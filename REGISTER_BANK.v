==> flow/design.v <==
`timescale 1ns / 1ps
module DECODER_3_8_REG_BANK(in,out,Lreg);
	input[2:0] in;
	input Lreg;
	output[7:0] out;
	reg[7:0] out;
	always@(in or Lreg)
	begin
		if(Lreg)
		begin
			casex(in)
				3'b011:out=8'b00001000;
				3'b100:out=8'b00010000;
				3'b101:out=8'b00100000;
				3'b110:out=8'b01000000;
				3'b111:out=8'b10000000;
				3'b000:out=8'b00000001;
				3'b001:out=8'b00000010;
				3'b010:out=8'b00000100;
			endcase
		end
		else out=8'b00000000;
	end
endmodule
`timescale 1ns / 1ps
module MUX_8_1_REG_BANK(sel,out,Treg);
	input [2:0] sel;
	input Treg;
	output[7:0] out;
	reg[7:0] out;
	always@(sel or Treg)
	begin
		if(Treg)
		begin
			casex(sel)
				3'b011:out=8'b00001000;
				3'b100:out=8'b00010000;
				3'b101:out=8'b00100000;
				3'b110:out=8'b01000000;
				3'b111:out=8'b10000000;
				3'b000:out=8'b00000001;
				3'b001:out=8'b00000010;
				3'b010:out=8'b00000100;
			endcase
		end
		else out=8'b00000000;
	end
endmodule
`timescale 1ns / 1ps
module REGISTER(in,clk,out,ld);
	input[15:0] in;
	input clk,ld;
	output[15:0] out;
	reg[15:0] out;
	initial begin
		out=16'b0;
	end
	always@(negedge clk)
	begin
		if(ld)
				out=in;
		else
				out=out;
	end
endmodule
`timescale 1ns / 1ps
module REGISTER_BANK(in,clk,Treg,Lreg,sel,out);
	input[15:0] in;
	input [2:0] sel;
	input clk,Treg,Lreg;
	output[15:0] out;
	wire[7:0] reg_wr; 
	wire[7:0] reg_rd;
	wire[15:0] r0,r1,r2,r3,r4,r5,r6,r7,r00,r11,r22,r33,r44,r55,r66,r77;
	MUX_8_1_REG_BANK rd(sel,reg_rd,Treg);
	DECODER_3_8_REG_BANK ee(sel,reg_wr,Lreg);
	REGISTER load0(in,clk,r00,reg_wr[0]);
	REGISTER load1(in,clk,r11,reg_wr[1]);
	REGISTER load2(in,clk,r22,reg_wr[2]);
	REGISTER load3(in,clk,r33,reg_wr[3]);
	REGISTER load4(in,clk,r44,reg_wr[4]);
	REGISTER load5(in,clk,r55,reg_wr[5]);
	REGISTER load6(in,clk,r66,reg_wr[6]);
	REGISTER load7(in,clk,r77,reg_wr[7]);
	and_op_special and_s0(r00,reg_rd[0],r0);
	and_op_special and_s1(r11,reg_rd[1],r1);
	and_op_special and_s2(r22,reg_rd[2],r2);
	and_op_special and_s3(r33,reg_rd[3],r3);
	and_op_special and_s4(r44,reg_rd[4],r4);
	and_op_special and_s5(r55,reg_rd[5],r5);
	and_op_special and_s6(r66,reg_rd[6],r6);
	and_op_special and_s7(r77,reg_rd[7],r7);
	or OR0(out[0],r0[0],r1[0],r2[0],r3[0],r4[0],r5[0],r6[0],r7[0]);
	or OR1(out[1],r0[1],r1[1],r2[1],r3[1],r4[1],r5[1],r6[1],r7[1]);
	or OR21(out[2],r0[2],r1[2],r2[2],r3[2],r4[2],r5[2],r6[2],r7[2]);
	or OR31(out[3],r0[3],r1[3],r2[3],r3[3],r4[3],r5[3],r6[3],r7[3]);
	or OR41(out[4],r0[4],r1[4],r2[4],r3[4],r4[4],r5[4],r6[4],r7[4]);
	or OR51(out[5],r0[5],r1[5],r2[5],r3[5],r4[5],r5[5],r6[5],r7[5]);
	or OR6(out[6],r0[6],r1[6],r2[6],r3[6],r4[6],r5[6],r6[6],r7[6]);
	or OR7(out[7],r0[7],r1[7],r2[7],r3[7],r4[7],r5[7],r6[7],r7[7]);
	or OR8(out[8],r0[8],r1[8],r2[8],r3[8],r4[8],r5[8],r6[8],r7[8]);
	or OR9(out[9],r0[9],r1[9],r2[9],r3[9],r4[9],r5[9],r6[9],r7[9]);
	or OR10(out[10],r0[10],r1[10],r2[10],r3[10],r4[10],r5[10],r6[10],r7[10]);
	or OR11(out[11],r0[11],r1[11],r2[11],r3[11],r4[11],r5[11],r6[11],r7[11]);
	or OR12(out[12],r0[12],r1[12],r2[12],r3[12],r4[12],r5[12],r6[12],r7[12]);
	or OR13(out[13],r0[13],r1[13],r2[13],r3[13],r4[13],r5[13],r6[13],r7[13]);
	or OR14(out[14],r0[14],r1[14],r2[14],r3[14],r4[14],r5[14],r6[14],r7[14]);
	or OR15(out[15],r0[15],r1[15],r2[15],r3[15],r4[15],r5[15],r6[15],r7[15]);
endmodule
`timescale 1ns / 1ps
module and_op_special(X,Y,out);
	input[15:0] X;
	input Y;
	output[15:0] out;
	and and_fn0(out[0],X[0],Y);
	and and_fn1(out[1],X[1],Y);
	and and_fn2(out[2],X[2],Y);
	and and_fn3(out[3],X[3],Y);
	and and_fn4(out[4],X[4],Y);
	and and_fn5(out[5],X[5],Y);
	and and_fn6(out[6],X[6],Y);
	and and_fn7(out[7],X[7],Y);
	and and_fn8(out[8],X[8],Y);
	and and_fn9(out[9],X[9],Y);
	and and_fn10(out[10],X[10],Y);
	and and_fn11(out[11],X[11],Y);
	and and_fn12(out[12],X[12],Y);
	and and_fn13(out[13],X[13],Y);
	and and_fn14(out[14],X[14],Y);
	and and_fn15(out[15],X[15],Y);
endmodule
# == Tool chain data of REGISTER_BANK ==
# What the tools print for REGISTER_BANK, step after step.
# Lines are those of the file above, counted from 1.
# Operators carry their Yosys type and port widths (W data, S select, Z words).
# Cell names lack the library's common part.
# Not given: n/a
# inputs
top_module,REGISTER_BANK
clk_port,clk
lib,sky130hd
pvt_corner,tt_025C_1v80

# == Elaborated design ==
# Source: Yosys, flattened and elaborated, memories not mapped. Widths are those after wreduce; folded enables and synchronous resets count as part of the registers. Registers that Yosys merges into a memory's read port (data or address) are not register bits. Print and check cells do not count.
# Yosys's memory passes give these memory sizes; they may raise the number of words (mostly to a power of two), join words into wider ones and drop unused or constant bits.
# word_totals
regBits,128
latchBits,0
mem_bits_rw,0
mem_bits_ro,128
clocked_rd_ports_x_width,0
mem_count,2
in_bits,22
out_inout_bits,16
word_cells,252
# classes
add_sub_neg,0
n_mul,0
n_div,0
compare,0
eq_ne,0
shifts,0
mux,2
n_logic,240
reduce_and_logical,0
# mem_list
memory,words,word_bits,rd,write_ports,line_no,text
(no name shown),8,8,1,0,11,casex(in)
(no name shown),8,8,1,0,35,casex(sel)
# ops
op,n
$and A1 B1 Y1,128
$or A1 B1 Y1,112
$mux W8,2

# == Logic depth ==
# Longest topological path by Yosys (ltp), each cell counted once; first at word level (registers and memories cut), then after technology mapping (sequential cells cut; the memories' decode and read muxes count).
# logic_depth
depth_word,9
abc_area,1
ltp_mapped,8
depth_no_buf,6

# == After synthesis ==
# Yosys stat after the flow's synthesis: flattened, memories mapped to cells. It holds for the ABC_AREA given above (unset counts as 0); a run with the other value may have another netlist.
# Totals and module areas in this step are rounded.
# by_type
type,n,type_area_um2
edfxtp_1,128,3.84E+03
nand4_1,96,600.576
nand2_1,96,360.346
nor2_1,33,123.869
buf_2,18,90.086
nand3_1,16,80.077
buf_6,7,78.826
nor2_4,5,56.304
nor4_1,6,37.536
buf_4,4,30.029
clkbuf_1,5,18.768
nand3_4,1,17.517
buf_1,3,11.261
inv_1,3,11.261
inv_2,3,11.261
nand2_2,1,6.256
nor3_1,1,5.005
# synth_totals
cell_count,426
area_um2,5380
seq_area_um2,3840
flip_flops,128
buf_cells,37

# 2 stored runs of REGISTER_BANK in the flow (synthesis by Yosys, layout by OpenROAD, sky130hd cells), in arbitrary order. Constraints: input delay and output delay 20% of the set period each, output load 0.01 pF.
# "design_power_w": no workload was simulated; the value follows from the tool's default switching activity.
# The measured numbers are rounded.
# Settings: -- = not set for that run.
stored run,period_ns,CORE_UTILIZATION,SETUP_SLACK_MARGIN,PLACE_DENSITY_LB_ADDON,HOLD_SLACK_MARGIN,CORE_MARGIN,ABC_AREA,GPL_TIMING_DRIVEN,SLEW_MARGIN,CAP_MARGIN,CELL_PAD_IN_SITES_GLOBAL_PLACEMENT,MIN_ROUTING_LAYER,yosys.chip_area_um2,worst_setup_slack_ps,design_power_w,util_frac,design_die_area_um2,stdcell_area_um2,fin_hold_ws_ps,fin_tns_ps
flow run 1,5.1,28,0.68,0.2,0.27,5,1,1,5,20,--,--,5380,151,0.00302,0.397,22100,7470,2840,0
flow run 2,7.98,57,-0.29,--,--,2,--,1,20,0,0,met2,4990,436,0.00183,0.754,9530,6480,4750,0
